==> flow/design.v <==
module dr
(
    input            TCK
,   input            TDI
,   input            CAPTUREDR
,   input            SHIFTDR
,   input            UPDATEDR
,   output reg       ID_REG_TDO
,   output reg       USERCODE_REG_TDO
,   output reg       BSR_TDO
, 	output reg  	 STATUS_BIST_REG_TDO
,   input            IDCODE_SELECT
,   input            SAMPLE_SELECT
,   input            EXTEST_SELECT
,   input            INTEST_SELECT
,   input            USERCODE_SELECT
,   input            RUNBIST_SELECT
,   input            GETTEST_SELECT
,   input       [3:0]  EXTEST_IO
,   input       [3:0]  INTEST_CL
,   input       [3:0]  CORE_LOGIC
,   input       [15:0] BIST_STATUS
,   output reg  [9:0]  BSR
,   input       [3:0]  TUMBLERS
,   output      [7:0]  UR_OUT
);
localparam LSB        = 2'b01;
localparam PRELOAD_DATA = 8'h81;
reg [7:0] ID_REG = 8'hA1;
reg [7:0] ID_REG_COPY;
reg [15:0] STATUS_BIST_REG;
reg [7:0] USERCODE_REG = 8'h01;
always @(posedge TCK) begin
    if ( IDCODE_SELECT ) begin
        ID_REG_COPY <= SHIFTDR ? { TDI, ID_REG_COPY[7:1] } : ID_REG;
    end else
	 if ( SAMPLE_SELECT ) begin 
		 if ( CAPTUREDR ) begin
			BSR <= { PRELOAD_DATA, LSB };
		 end
	 end else
	 if ( EXTEST_SELECT ) begin 
		if ( CAPTUREDR ) begin
			BSR <= { EXTEST_IO, TUMBLERS, LSB };
		 end else
		 if ( SHIFTDR ) begin
			BSR <= { TDI, BSR[9:1] };
		 end		 
	 end else
	 if ( INTEST_SELECT ) begin 
		 if ( CAPTUREDR ) begin
			BSR <= { CORE_LOGIC, INTEST_CL, LSB };
		 end else
		 if ( SHIFTDR ) begin
			BSR <= { TDI, BSR[9:1] };
		 end
	 end else
	 if ( USERCODE_SELECT ) begin
	    if ( CAPTUREDR ) begin
			BSR <= { USERCODE_REG, LSB };
		 end else
		 if ( SHIFTDR ) begin
			BSR <= { TDI, BSR[9:1] };
		 end else
		 if ( UPDATEDR ) begin
			USERCODE_REG <= BSR[9:2];
		 end
	 end else
	 if ( RUNBIST_SELECT ) begin
        if( CAPTUREDR ) begin
            STATUS_BIST_REG <= { BIST_STATUS }; 
        end else
        if ( SHIFTDR ) begin
            STATUS_BIST_REG <= { TDI, STATUS_BIST_REG[15:1] };
         end
     end    
	 if ( GETTEST_SELECT ) begin
        if ( SHIFTDR ) begin
            BSR <= { TDI, BSR[9:1] };
        end
    end
end
always @(negedge TCK) BSR_TDO      			<= BSR[0];
always @(negedge TCK) ID_REG_TDO   			<= ID_REG_COPY[0];
always @(negedge TCK) STATUS_BIST_REG_TDO   <= STATUS_BIST_REG[0];
assign UR_OUT = USERCODE_REG;
endmodule
# Tool chain data of dr
# What the tools print for dr, step after step.
# Line numbers count from 1 in the design file above.
# Operators: Yosys type, input widths -> output width; for muxes data width and select width s.
# Not given: --
# setup
top_module	dr
clk_port	TCK
lib	sky130hd
corner	tt_025C_1v80

# Word-level counts
# Yosys after proc, flatten, opt, wreduce and memory -nomap, before mapping. Memory bits, and registers merged into a memory's read port (data or address), are not among the register bits. Print and check cells are not counted. Equal cells are merged and count once.
# bits
out_inout_bits	22
mem_count	0
input_bits	44
regBits	45
romBits	0
latchBits	0
clocked_rd_ports_x_width	0
elab_cells	31
mem_bits_rw	0
# classes
shifts	0
muxes	14
logic	7
multipliers	0
eq_ne	0
add_sub_neg	0
div_mod_pow	0
reduce_logical	3
n_cmp	0
# op_table
cell	n
$mux 10	12
$mux 16	2
$reduce_and 8->1	1
$not 1->1	7
$reduce_and 7->1	1
$reduce_bool 2->1	1

# Longest topological paths
# Depth = most cells in a row (Yosys ltp): at word level without a register or memory, in the mapped netlist without a sequential cell, where the memories' decode and read muxes count.
# depth
word_depth	9
ABC_AREA	1
depth_mapped	10
depth_no_buf	10

# Mapped cells and area
# The flow's flattened synthesis, as Yosys stat reports it; memories are mapped. The netlist is that of the ABC_AREA named above (0 if unset); the other value can give another one.
# The area totals of this step are shown rounded.
# synth_totals
ff_cells	45
cells	326
mapped_area_um2	2400
buffers	11
seqArea_um2	1200
# types
cell	n	area_total_um2
sky130_fd_sc_hd__edfxtp_1	32	960.922
sky130_fd_sc_hd__nand2_1	128	480.461
sky130_fd_sc_hd__dfxtp_1	13	260.25
sky130_fd_sc_hd__inv_1	36	135.13
sky130_fd_sc_hd__nand3_1	24	120.115
sky130_fd_sc_hd__o21ai_0	21	105.101
sky130_fd_sc_hd__nor2_1	27	101.347
sky130_fd_sc_hd__a21oi_1	15	75.072
sky130_fd_sc_hd__buf_6	3	33.782
sky130_fd_sc_hd__buf_2	5	25.024
sky130_fd_sc_hd__or2_0	4	25.024
sky130_fd_sc_hd__buf_4	2	15.014
sky130_fd_sc_hd__nand2_2	2	12.512
sky130_fd_sc_hd__nor4_1	2	12.512
sky130_fd_sc_hd__or2_2	2	12.512
sky130_fd_sc_hd__inv_2	3	11.261
sky130_fd_sc_hd__nor3_1	2	10.01
sky130_fd_sc_hd__and2_1	1	6.256
# Other cell types: 4; their cells: 4.

# Below are 2 stored runs of the flow (Yosys, OpenROAD; platform sky130hd) on dr, each with its settings and what was measured, unordered. Constraints: input delay and output delay 20% of the set period each, output load 0.01 pF.
# "power_total_mw" rests on the timing tool's default activity at the inputs, not on a simulated workload.
# The measured numbers are rounded.
# A setting shown as . is not set for that run.
item,flow run A,flow run B
period_ns,5.75,2.56
CORE_UTILIZATION,29,41
PLACE_DENSITY,0.71,.
TNS_END_PERCENT,40,50
ABC_AREA,1,.
GPL_ROUTABILITY_DRIVEN,1,.
CTS_CLUSTER_DIAMETER,144,.
SLEW_MARGIN,35,20
MIN_ROUTING_LAYER,met1,.
CAP_MARGIN,20,20
CORE_MARGIN,2,2
SETUP_SLACK_MARGIN,.,-0.2
CORE_ASPECT_RATIO,.,1.05
CELL_PAD_IN_SITES_GLOBAL_PLACEMENT,.,0
GPL_TIMING_DRIVEN,.,1
CTS_CLUSTER_SIZE,.,83
tns_setup_ns,0.000,-0.38
ws_hold_ns,0.52,0.51
total_die_area_um2,9100,6000
cell_area_final_um2,3200,3200
power_total_mw,0.74,1.8
finalUtil_pct,40,60
fin_ws_ns,0.54,-0.15
synth_area_um2,2400,2200
