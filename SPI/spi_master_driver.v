==> flow/design.v <==
`timescale 1 ms/ 1 ms
module spi_master_driver 
  #( parameter DATA_WIDTH = 32
   , parameter SCLK_HALFPERIOD = 8
   )
  ( input             clk
  , input             rst
  , input                   start_transaction  
  , input  [DATA_WIDTH-1:0] data_in            
  , output [DATA_WIDTH-1:0] data_out           
  , output                  ready              
  , output            mosi
  , input             miso
  , output reg        sclk
  , output reg        cs  
  );
localparam BIT_COUNTER_WIDTH = $clog2(DATA_WIDTH);
localparam SCLK_COUNTER_WIDTH = $clog2(SCLK_HALFPERIOD);
reg   [BIT_COUNTER_WIDTH-1:0] bit_count;
reg   [SCLK_COUNTER_WIDTH-1:0] sclk_count;
reg   [DATA_WIDTH:0] shiftreg;
localparam STATE_IDLE        = 0;
localparam STATE_WAIT_SCLK_1 = 1;
localparam STATE_WAIT_SCLK_0 = 2;
localparam STATE_FINALIZE    = 3;
reg  [2:0] state;
always @( posedge rst, posedge clk ) begin
  if ( rst ) begin
    bit_count <= 0;
    sclk <= 0;
    cs <= 1;
    state <= STATE_IDLE;
  end
  else begin
    case ( state )
      STATE_IDLE: begin
        sclk <= 0;
        if ( start_transaction ) begin
          bit_count <= 7;
          cs <= 0;
          state <= STATE_WAIT_SCLK_1;
        end 
        else cs <= 1;
      end
      STATE_WAIT_SCLK_1: begin
        if ( !sclk_count ) begin
          sclk <= 1;
          state <= STATE_WAIT_SCLK_0;
        end 
      end
      STATE_WAIT_SCLK_0: begin
        if ( !sclk_count && bit_count ) begin
          sclk <= 0;
          bit_count <= bit_count - 1;
          state <= STATE_WAIT_SCLK_1;
        end 
        else if ( !sclk_count ) begin
          sclk <= 0;
          state <= STATE_FINALIZE;
        end
      end
      STATE_FINALIZE: begin
        if ( !sclk_count ) begin 
          cs <= 1;
          state <= STATE_IDLE;
        end
      end
      default: state <= STATE_IDLE;
    endcase        
  end
end
always @(posedge clk) begin
  if ( sclk_count ) sclk_count <= sclk_count - 1;
  else              sclk_count <= SCLK_HALFPERIOD - 1;
end
endmodule
======== Step by step through the tools: spi_master_driver ========
Tool output for the design above, in the order of the flow.
Lines are those of the file above, counted from 1.
Operators carry their Yosys type and port widths (W data, S select, Z words).
Cell names lack the library's common part.
A cell with n/a has no value.
design
  top ..................................... spi_master_driver
  clock ................................... clk
  library ................................. sky130hd
  corner .................................. tt_025C_1v80

======== Word-level counts ========
Yosys after proc, flatten, opt, wreduce and memory -nomap, before mapping. Memory bits, and registers merged into a memory's read port (data or address), are not among the register bits. Print and check cells are not counted. Equal cells are merged and count once.
cells by class
  add/sub/neg operators ................... 2
  equality and inequality tests ........... 8
  muxes and demuxes ....................... 15
  reductions and logical operators ........ 11
operators with widths
  cell                   count
  $mux W3                5
  $pmux W3 S4            1
  $pmux W5 S2            1
  $mux W5                2
  $ne A2 B2 Y1 const B   4
  $eq A3 B2 Y1 const B   2
  $logic_not A3 Y1       2
  $reduce_and A3 Y1      2
  $reduce_bool A3 Y1     2
  $logic_and A1 B5 Y1    1
  $sub A5 B1 Y5 const B  1
  $reduce_bool A2 Y1     2
  $reduce_and A4 Y1      1
  $mux W1                4
  $sub A3 B1 Y3 const B  1
  $eq A3 B1 Y1 const B   1
  $ne A3 B3 Y1 const B   1
  $pmux W1 S3            1
  $reduce_and A2 Y1      1
  $pmux W1 S2            1
word-level totals
  register bits after elaboration ......... 13
  input port bits ......................... 36
  output and inout port bits .............. 36
  word-level cells ........................ 41

======== Depth ========
Depth = most cells in a row (Yosys ltp): at word level without a register or memory, in the mapped netlist without a sequential cell, where the memories' decode and read muxes count.
logic depth
  word-level depth ........................ 4
  ABC_AREA ................................ 0
  mapped depth ............................ 7
  gate-level depth less buffers ........... 6

======== After synthesis ========
The flow's flattened synthesis, as Yosys stat reports it; memories are mapped. The netlist is that of the ABC_AREA named above (0 if unset); the other value can give another one.
Totals and module areas in this step are rounded.
mapped netlist
  cells in the netlist .................... 102
  synthesis area .......................... 970 um2
  area of sequential cells ................ 340 um2
  flip-flop cells ......................... 14
  buffer cells ............................ 35
cell types
  type      count  total area (um2)
  buf_4     34     255.245
  dfrtp_1   9      225.216
  dfxtp_1   3      60.058
  dfstp_2   2      52.55
  nor4b_4   2      47.546
  nand2_1   12     45.043
  ha_1      3      37.536
  inv_1     6      22.522
  a211oi_4  1      20.019
  a221oi_2  1      15.014
  and2b_1   2      15.014
  o21ai_1   3      15.014
  nand2b_4  1      13.763
  nor3b_2   1      12.512
  buf_6     1      11.261
  nor2_1    3      11.261
  a21oi_1   2      10.01
  o21ai_0   2      10.01
Other cell types: 14; their cells: 14.

======== Worst setup path after synthesis ========
OpenSTA on the mapped netlist: ideal clock, no wires. The path of least setup slack (recovery checks aside). Input and output delay are each 20% of the period. Register names are those of the netlist, which keeps one name where synthesis merged equal registers.
timing after synthesis
  path type ............................... register -> register
  start ................................... register sclk_count[0]
  end ..................................... register bit_count[2]
  period .................................. 2.33 ns
  setup time .............................. 0.094 ns
  arrival time ............................ 1.365 ns
  slack ................................... 0.871 ns
  path delay .............................. 1.459 ns
  stages .................................. 8
  path buffers ............................ 1
  period reached after synthesis .......... 1.459 ns
"path delay" = arrival - input delay + setup time.
"stages": output pins that drive a net of the path, with the launching flip-flop's if there is one; two outputs of one cell count as two.
"period reached after synthesis" = period - worst setup slack (recovery checks aside). The figure is calculated, with input and output delays left at 20% of the set period.
Between the ends stands the longest chain of elaborated cells between them, by number of cells; it is not shown to be the way that was timed. Of several equally long chains one is given.
A line is the first line of the expression or statement that the cell stems from. Yosys adds cells for indexed reads and writes and turns some case tables into memories.
At most two assigning lines are given for a register; there are more.
on the way, after synthesis
  cells stage by stage .................... dfxtp_1 > inv_1 > ha_1 > nand2b_4 > buf_6 > a211oi_4 > nand2_2 > a221oi_2
  cells in the longest elaborated chain ... 4
RTL lines, path after synthesis
  element              RTL line  RTL
  start: declaration   20        reg   [SCLK_COUNTER_WIDTH-1:0] sclk_count;
  start: assignment    73        if ( sclk_count ) sclk_count <= sclk_count - 1;
  start: assignment    74        else              sclk_count <= SCLK_HALFPERIOD - 1;
  $logic_not A3 Y1     52        if ( !sclk_count && bit_count ) begin
  $logic_and A1 B5 Y1  52
  $mux W5              52
  $pmux W5 S2          35        case ( state )
  end: assignment      39        bit_count <= 7;
  end: assignment      54        bit_count <= bit_count - 1;
  end: declaration     19        reg   [BIT_COUNTER_WIDTH-1:0] bit_count;

======== Timing after layout ========
From the final timing report of run 1: the path of least setup slack in the routed layout; clock arrival at registers is part of the times.
timing after layout
  path type ............................... input -> register
  start ................................... input port start_transaction
  end ..................................... register bit_count[3]
  period .................................. 1.47 ns
  external input delay .................... 0.29 ns
  setup time .............................. 0.07 ns
  arrival time ............................ 1.63 ns
  slack ................................... 0.05 ns
  stages .................................. 5
  path buffers ............................ 1
Between the ends stands the longest chain of elaborated cells between them, by number of cells; it is not shown to be the way that was timed. Of several equally long chains one is given.
At most two assigning lines are given for a register; there are more.
on the way, after layout
  cells stage by stage .................... clkdlybuf4s50_1 > and2b_4 > nor4b_4 > a41oi_2 > a31oi_1
  cells in the longest elaborated chain ... 2
RTL lines, path after layout
  element             RTL line  RTL
  start: declaration  8         , input                   start_transaction
  $mux W5             38        if ( start_transaction ) begin
  $pmux W5 S2         35        case ( state )
  end: assignment     39        bit_count <= 7;
  end: assignment     54        bit_count <= bit_count - 1;
  end: declaration    19        reg   [BIT_COUNTER_WIDTH-1:0] bit_count;

==> runs of spi_master_driver <==
Measured data: module spi_master_driver, platform sky130hd, 2 stored runs of the flow under differing settings, order arbitrary. Input and output delays are each 20% of the period that was set; the output load is 0.01 pF.
"achieved clock period" is the run's clock period less its worst setup slack. It is reckoned from that one timing run; input and output delays stay at 20% of the period that was set.
"critical path time" is the time allowed to the run's worst setup path (the clock period less input and output delay, where it has them) less its slack. Clock arrival times count: a late capture clock shortens it, a late launch clock lengthens it.
Values from the reports are rounded here.

======== run 1 ========
==> flow/run.sh <==
#!/bin/bash
# the make line also repeats the synthesis and layout settings of config.mk as NAME=value (left out here)
make -C /OpenROAD-flow-scripts/flow DESIGN_CONFIG=/design/flow/config.mk WORK_HOME=/design/flow/orfs CLKGATE_MAP_FILE= finish
==> flow/config.mk <==
export PLATFORM = sky130hd
export DESIGN_NAME = spi_master_driver
export DESIGN_NICKNAME = spi_master_driver
export VERILOG_FILES = /design/flow/design.v
export SDC_FILE = /design/flow/constraint.sdc
export NUM_CORES = 4
export LEC_CHECK = 0
export CAP_MARGIN = 20
export CORE_MARGIN = 2
export CORE_UTILIZATION = 40
export SETUP_SLACK_MARGIN = -0.01
export SLEW_MARGIN = 20
==> flow/constraint.sdc <==
create_clock -name core_clock -period 1.47 [get_ports {clk}]
set_input_delay 0.2940 -clock core_clock [delete_from_list [all_inputs] [get_ports {clk}]]
set_output_delay 0.2940 -clock core_clock [all_outputs]
set_load 0.01 [all_outputs]

-------- measured, run 1 --------
  critical path time ...................... 1.13 ns
  worst path kind ......................... input -> register
  smallest setup slack .................... 0.050 ns
  Yosys chip area after synthesis ......... 970 um2
  standard-cell area after routing ........ 1100 um2
  achieved clock period ................... 1.420 ns
  full die area ........................... 2800 um2
  total negative slack on setup checks .... 0.000 ns

======== run 2 ========
==> flow/run.sh <==
#!/bin/bash
# the make line also repeats the synthesis and layout settings of config.mk as NAME=value (left out here)
make -C /OpenROAD-flow-scripts/flow DESIGN_CONFIG=/design/flow/config.mk WORK_HOME=/design/flow/orfs CLKGATE_MAP_FILE= finish
==> flow/config.mk <==
export PLATFORM = sky130hd
export DESIGN_NAME = spi_master_driver
export DESIGN_NICKNAME = spi_master_driver
export VERILOG_FILES = /design/flow/design.v
export SDC_FILE = /design/flow/constraint.sdc
export NUM_CORES = 4
export LEC_CHECK = 0
export ABC_AREA = 1
export CAP_MARGIN = 20
export CELL_PAD_IN_SITES_GLOBAL_PLACEMENT = 2
export CORE_MARGIN = 2
export CORE_UTILIZATION = 69
export GPL_TIMING_DRIVEN = 0
export MAX_ROUTING_LAYER = met5
export SLEW_MARGIN = 20
export TNS_END_PERCENT = 30
==> flow/constraint.sdc <==
create_clock -name core_clock -period 1.94 [get_ports {clk}]
set_input_delay 0.3880 -clock core_clock [delete_from_list [all_inputs] [get_ports {clk}]]
set_output_delay 0.3880 -clock core_clock [all_outputs]
set_load 0.01 [all_outputs]

-------- run 2 --------
  did not finish, placement stopped with GPL-0301
